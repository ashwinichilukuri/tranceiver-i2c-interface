==> flow/design.v <==
module controller(tx,buffsel,loadsize,decsize,loadburst,decburst,
			readydata,loadB0,shiftB0,loadB1,shiftB1,start,stop,clk,startTx,burstout,reset,sizeout, sdaIn); 
output loadsize,decsize,loadburst,decburst,readydata,loadB0,shiftB0,loadB1,shiftB1,start,stop, tx;
output [1:0] buffsel;
input [7:0] burstout;
input startTx,clk,reset,sdaIn; 
input [7:0] sizeout;
reg loadsize,decsize,loadburst,decburst,addsel,readydata,loadB0,shiftB0,loadB1,shiftB1,datasel,start,stop;
reg [1:0] buffsel;
reg [6:0] nextState;
reg [1:0] count;
reg tx;
initial
begin
	nextState <= 7'd0;
	readydata <= 0;		 
	loadsize<=0;
	decsize<=0;
	loadburst<=0;
	decburst<=0;
	loadB0<=0;
	loadB1<=0;
	shiftB0<=0;
	shiftB1<=0;
	tx<=1;
end
always@(negedge clk)
begin
case(nextState)
	7'd0: 
		begin 	if (startTx)			 
			nextState <= 7'd1;
			else
			nextState <= 7'd0;
		end
	7'd1:
		begin
			readydata<=1;
			loadsize<=1;
			loadburst<=1;
			loadB0<=1;
			start<=1;
			buffsel<=2'd0;
			tx<=1;
			nextState<=7'd2;
		end
	7'd2:
		begin  
			loadsize<=0;
			loadburst<=0;
			loadB0<=0;
			start<=0;
			buffsel<=2'd0;
			readydata<=1;
			decsize<=1;
			decburst<=1;
			shiftB0<=1;
			loadB1<=1;
			tx<=1;			
			nextState<=7'd3;
		end 
	7'd3:
		begin
			readydata<=0;
			decsize<=0;
			decburst<=0;
			shiftB0<=0;
			loadB1<=0;
			nextState<=7'd4;
			buffsel<=2'd1;
			tx<=1;
		end
	7'd4:				
		begin	if (sizeout%8!= 0)
			begin
			buffsel<=2'd1;
			shiftB0<=1;
			decsize<=1;
			tx<=1;
			nextState<=7'd3;
			end
			else if (sizeout ==0) 
			begin
			nextState<=7'd5;
			end
			else
			begin
			nextState <=7'd40 ;  
			end
		end
	7'd40:		
		begin
			tx<=0;
			readydata<=0;
			loadsize<=0;
			loadB0<=0;
			nextState<=7'd41;
		end
	7'd41:
		begin    
			tx<=0;
			decsize<=1;
			shiftB0<=1;
			nextState<=7'd3;
		end
	7'd5:				 
		begin	
			tx<=0;
			loadsize<=1;
			loadB0<=1;
			if((burstout)>0)
			begin
			nextState<=7'd6;
			readydata<=1;
			end
			else
			begin
			nextState<=7'd11;
			readydata<=0;
			tx<=0;
			end
		end
	7'd6:				
		begin	
			readydata<=0;
			loadsize<=0;
			decsize<=1;
			decburst<=1;
			loadB0<=0;
			tx<=0;
			shiftB1<=1;
			nextState<=7'd7;				
		end
	7'd7:	
		begin	 
			decsize<=0;
			decburst<=0;
			shiftB1<=0;
			buffsel<=2'd2;
			nextState<=7'd8;
			tx<=1;
		end
	7'd8:
		begin
			if(sizeout%8!=0)
			begin
			decsize<=1;
			shiftB1<=1;
			buffsel<=2'd2;
			nextState<=7'd7;
			tx<=1;
			end
			else if (sizeout ==0) 
			begin
			nextState<=7'd9;
			end
			else
			begin
			nextState <=7'd81 ;  
			end
		end
	7'd81:		 
		begin
			tx<=0;
			readydata<=0;
			loadsize<=0;
			loadB1<=0;
			nextState<=7'd82;
		end
	7'd82:
		begin
			decsize<=1;
			shiftB1<=1;
			nextState<=7'd7;
			tx<=0;
		end
	7'd9:		 
		begin
			loadsize<=1;
			loadB1<=1;
			tx<=0;
			if((burstout)>0)
			begin
			nextState<=7'd10;
			readydata<=1;
			end
			else
			begin
			nextState<=7'd11;
			readydata<=0;
			end
		end
	7'd10:
		begin
			readydata<=0;
			loadsize<=0;
			decsize<=1;
			decburst<=1;
			loadB1<=0;
			shiftB0<=1;
			tx<=0;
			nextState<=7'd3;  
		end
7'd11:				
		begin
			nextState<=7'd12;
		end
7'd12:		begin
			nextState<=7'd13;
			tx<=1;
			buffsel<=2'd3;
			stop<=0;
		end
	7'd13:				
		begin	
			tx<=1;
			buffsel<=2'd3;
			stop<=1;
			nextState<=7'd14;
		end
	7'd14:				
		begin
			tx<=0;
		end
endcase	
end
endmodule
; ---- Step by step through the tools: controller
; Tool output for the design above, in the order of the flow.
; Line numbers count from 1 in the design file above.
; Library cell names are shortened.
; Not given: -
[setup]
design = controller
clock_port = clk
lib = sky130hd
corner = tt_025C_1v80

; ---- Word-level counts
; Source: Yosys, flattened and elaborated, memories not mapped. Widths are those after wreduce. Registers that Yosys merges into a memory's read port (data or address) are not register bits. Print and check cells do not count.
[bits]
ff_bits = 21
out_inout_bits = 14
[classes]
n_cmp = 1
eq_ne = 21
n_mux = 24
reduce_and_logical = 39
[ops]
columns = operator, count
row1 = 7-bit parallel mux with 15-bit select, 1
row2 = 7-bit by 4-bit == test with 1-bit output with constant B, 7
row3 = 32-bit nonzero test, 1
row4 = 7-bit by 3-bit == test with 1-bit output with constant B, 4
row5 = 2-bit OR reduction, 8
row6 = 15-bit nonzero test, 1
row7 = 3-bit OR reduction, 5
row8 = 5-bit OR reduction, 3
row9 = 1-bit parallel mux with 3-bit select, 5
row10 = 7-bit by 2-bit == test with 1-bit output with constant B, 2
row11 = 7-bit by 6-bit == test with 1-bit output with constant B, 2
row12 = 7-bit == test with constant B, 2
row13 = 7-bit 2-to-1 mux, 2
row14 = 2-bit nonzero test, 6
row15 = 4-bit nonzero test, 3
row16 = 2-bit parallel mux with 6-bit select, 1
row17 = 6-bit 2-to-1 mux, 2
row18 = 1-bit parallel mux with 2-bit select, 6
row19 = 9-bit OR reduction, 1
row20 = 2-bit AND reduction, 4
row21 = 8-bit by 1-bit greater-than comparator with 1-bit output with constant B, 1
row22 = 8-bit logical NOT, 1
row23 = 7-bit by 1-bit == test with 1-bit output with constant B, 1
row24 = 7-bit logical NOT, 1
row25 = 3-bit nonzero test, 2
row26 = 6-bit nonzero test, 1
row27 = 6-bit OR reduction, 1
row28 = 2-bit inequality test with constant B, 2
; Not listed: further kinds 5, cells in them 9.

; ---- Longest topological paths
; Longest topological path by Yosys (ltp), each cell counted once; first at word level (registers and memories cut), then after technology mapping (sequential cells cut; the memories' decode and read muxes count).
[logic_depth]
depth_word = 4
abc_area = 1
mapped_depth = 9

; ---- Synthesis result
; Yosys stat after the flow's synthesis: flattened, memories mapped to cells. It holds for the ABC_AREA given above (unset counts as 0); a run with the other value may have another netlist.
[mapped]
cell_count = 167
mapped_area_um2 = 1268.7
sequential_area_um2 = 600.6
ff_cells = 20
[types]
columns = type, count, area_total_um2
row1 = edfxtp_1, 20, 600.576
row2 = nand2_1, 42, 157.651
row3 = nor2_1, 26, 97.594
row4 = inv_1, 25, 93.84
row5 = nand3_1, 17, 85.082
row6 = nand4_1, 6, 37.536
row7 = nor2_4, 3, 33.782
row8 = nor2_2, 5, 31.28
row9 = a21oi_1, 5, 25.024
row10 = o21ai_0, 5, 25.024
row11 = a22oi_1, 2, 15.014
row12 = a31oi_1, 2, 12.512
row13 = nand2_4, 1, 11.261
row14 = nor3_1, 2, 10.01
row15 = o21ai_1, 2, 10.01
row16 = inv_2, 2, 7.507
row17 = nand3b_1, 1, 7.507
row18 = o21bai_1, 1, 7.507

Add stored flow runs of controller

Settings and measured results of 2 stored flow runs for module controller (sky130hd), not sorted in any way. The constraints put input and output delay at 20% of the set period each and load the outputs with 0.01 pF.

# flow run A
==> flow/run.sh <==
#!/bin/bash
# the make line also repeats the synthesis and layout settings of config.mk as NAME=value (left out here)
make -C /OpenROAD-flow-scripts/flow DESIGN_CONFIG=/design/flow/config.mk WORK_HOME=/design/flow/orfs CLKGATE_MAP_FILE= finish
==> flow/config.mk <==
export PLATFORM = sky130hd
export DESIGN_NAME = controller
export DESIGN_NICKNAME = controller
export VERILOG_FILES = /design/flow/design.v
export SDC_FILE = /design/flow/constraint.sdc
export NUM_CORES = 4
export LEC_CHECK = 0
export ABC_AREA = 1
export CAP_MARGIN = 20
export CELL_PAD_IN_SITES_DETAIL_PLACEMENT = 2
export CELL_PAD_IN_SITES_GLOBAL_PLACEMENT = 1
export CORE_MARGIN = 5
export CORE_UTILIZATION = 51
export GPL_ROUTABILITY_DRIVEN = 0
export HOLD_SLACK_MARGIN = 0.19
export MAX_ROUTING_LAYER = met5
export PLACE_DENSITY_LB_ADDON = 0.22
export SLEW_MARGIN = 30
==> flow/constraint.sdc <==
create_clock -name core_clock -period 6.58 [get_ports {clk}]
set_input_delay 1.3160 -clock core_clock [delete_from_list [all_inputs] [get_ports {clk}]]
set_output_delay 1.3160 -clock core_clock [all_outputs]
set_load 0.01 [all_outputs]

==> flow run A: results <==
outcome="did not finish, placement stopped with FLW-0024"

# flow run B
==> flow/run.sh <==
#!/bin/bash
# the make line also repeats the synthesis and layout settings of config.mk as NAME=value (left out here)
make -C /OpenROAD-flow-scripts/flow DESIGN_CONFIG=/design/flow/config.mk WORK_HOME=/design/flow/orfs CLKGATE_MAP_FILE= finish
==> flow/config.mk <==
export PLATFORM = sky130hd
export DESIGN_NAME = controller
export DESIGN_NICKNAME = controller
export VERILOG_FILES = /design/flow/design.v
export SDC_FILE = /design/flow/constraint.sdc
export NUM_CORES = 4
export LEC_CHECK = 0
export CAP_MARGIN = 0
export CORE_MARGIN = 2
export CORE_UTILIZATION = 21
export GPL_TIMING_DRIVEN = 1
export MAX_ROUTING_LAYER = met5
export MIN_ROUTING_LAYER = met2
export SLEW_MARGIN = 40
export TNS_END_PERCENT = 100
==> flow/constraint.sdc <==
create_clock -name core_clock -period 4.53 [get_ports {clk}]
set_input_delay 0.9060 -clock core_clock [delete_from_list [all_inputs] [get_ports {clk}]]
set_output_delay 0.9060 -clock core_clock [all_outputs]
set_load 0.01 [all_outputs]

==> flow run B: results <==
finalUtil_pct=27.5
hold_worst_slack_ns=0.902
synth_chip_area_um2=1879.3
total_die_area_um2=9722.0
timing.setup.ws_ns=0.038
cell_area_final_um2=2397.3
