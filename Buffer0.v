==> flow/design.v <==
module Buffer0(buffout,data,loadbuff,shiftbuff,clk);
output buffout;
input [31:0] data;
input loadbuff,shiftbuff,clk;
reg buffout;
reg [31:0] tempdata;
always @(negedge clk)
begin
if(loadbuff)
tempdata <= data;
else if(shiftbuff)
begin
buffout <= tempdata[0];
tempdata <= {1'b0,tempdata[31:1]};   
end
end
endmodule
== From RTL to reports: Buffer0 ==
The steps from the RTL of Buffer0 to its reports follow in flow order.
Lines are those of the file above, counted from 1.
Operators: Yosys type, input widths -> output width; for muxes data width and select width s.
Not given: --
Design
  top: Buffer0
  clock: clk
  standard-cell library: sky130hd
  library corner: tt_025C_1v80

== Word-level counts ==
Yosys after proc, flatten, opt, wreduce and memory -nomap, before mapping. Memory bits, and registers merged into a memory's read port (data or address), are not among the register bits. Print and check cells are not counted. Equal cells are merged and count once.
Storage and ports
  flip-flop bits (word level): 33
  bits of input ports: 35
  output and inout port bits: 1
  word-level cells: 7
Operators by class
  mux-type cells: 2
  bitwise gates (word level): 1
  reduce/logical cells: 2
Operators with widths (number)
  $mux 32: 2
  $reduce_and 2->1: 1
  $reduce_bool 2->1: 1
  $not 1->1: 1

== Logic depth ==
Longest topological path by Yosys (ltp), each cell counted once; first at word level (registers and memories cut), then after technology mapping (sequential cells cut; the memories' decode and read muxes count).
Logic depth
  depth after elaboration: 2
  ABC_AREA: 0
  mapped depth: 3
  mapped depth without buffers: 1

== Netlist ==
Yosys stat after the flow's synthesis: flattened, memories mapped to cells. It holds for the ABC_AREA given above (unset counts as 0); a run with the other value may have another netlist.
Cell types
  sky130_fd_sc_hd__edfxtp_1: number 33, total area 990.95 um^2
  sky130_fd_sc_hd__mux2_4: number 27, total area 405.389 um^2
  sky130_fd_sc_hd__mux2_2: number 4, total area 45.043 um^2
  sky130_fd_sc_hd__buf_12: number 2, total area 40.038 um^2
  sky130_fd_sc_hd__buf_8: number 1, total area 15.014 um^2
  sky130_fd_sc_hd__buf_6: number 1, total area 11.261 um^2
  sky130_fd_sc_hd__and2_1: number 1, total area 6.256 um^2
  sky130_fd_sc_hd__nor2b_1: number 1, total area 6.256 um^2
  sky130_fd_sc_hd__or2_2: number 1, total area 6.256 um^2
  sky130_fd_sc_hd__inv_1: number 1, total area 3.754 um^2
Mapped netlist
  cells in the netlist: 72
  cell area after synthesis: 0.0015302 mm^2
  sequential area: 0.000991 mm^2
  flip-flop cells: 33
  buffers: 4

Hand-over note for Buffer0

Module Buffer0, platform sky130hd: 2 stored runs of the flow (Yosys, OpenROAD) with differing settings, in no particular order. Input and output delays are each 20% of the period that was set; the output load is 0.01 pF.
"total design power": no workload was simulated; the value follows from the tool's default switching activity.

==> job 1: settings <==
{ "period_ns": 5.39, "CORE_UTILIZATION": 36, "SETUP_SLACK_MARGIN": 0.18, "CORE_MARGIN": 8, "CELL_PAD_IN_SITES_GLOBAL_PLACEMENT": 3, "TNS_END_PERCENT": 5, "ABC_AREA": 0, "CAP_MARGIN": 35, "SLEW_MARGIN": 20 }
==> job 1: results <==
synthesis area: 0.0015302 mm^2
total die area: 0.0065926 mm^2
standard-cell area after layout: 0.0020895 mm^2
post-layout utilization: 0.515
lowest setup slack: 0.404 ns
setup TNS: 0.000 ns
smallest hold slack: 0.418 ns
total design power: 0.0006696 W

==> job 2: settings <==
{ "period_ns": 4.92, "CORE_UTILIZATION": 18, "SETUP_SLACK_MARGIN": 0.7, "PLACE_DENSITY": 0.5, "CELL_PAD_IN_SITES_GLOBAL_PLACEMENT": 2, "CELL_PAD_IN_SITES_DETAIL_PLACEMENT": 2, "MAX_ROUTING_LAYER": "met4", "CAP_MARGIN": 20, "CORE_MARGIN": 2, "SLEW_MARGIN": 20 }
==> job 2: results <==
synthesis area: 0.0015302 mm^2
total die area: 0.0092544 mm^2
standard-cell area after layout: 0.0022547 mm^2
post-layout utilization: 0.274
lowest setup slack: 0.639 ns
setup TNS: 0.000 ns
smallest hold slack: 0.407 ns
total design power: 0.0008661 W

End of note.
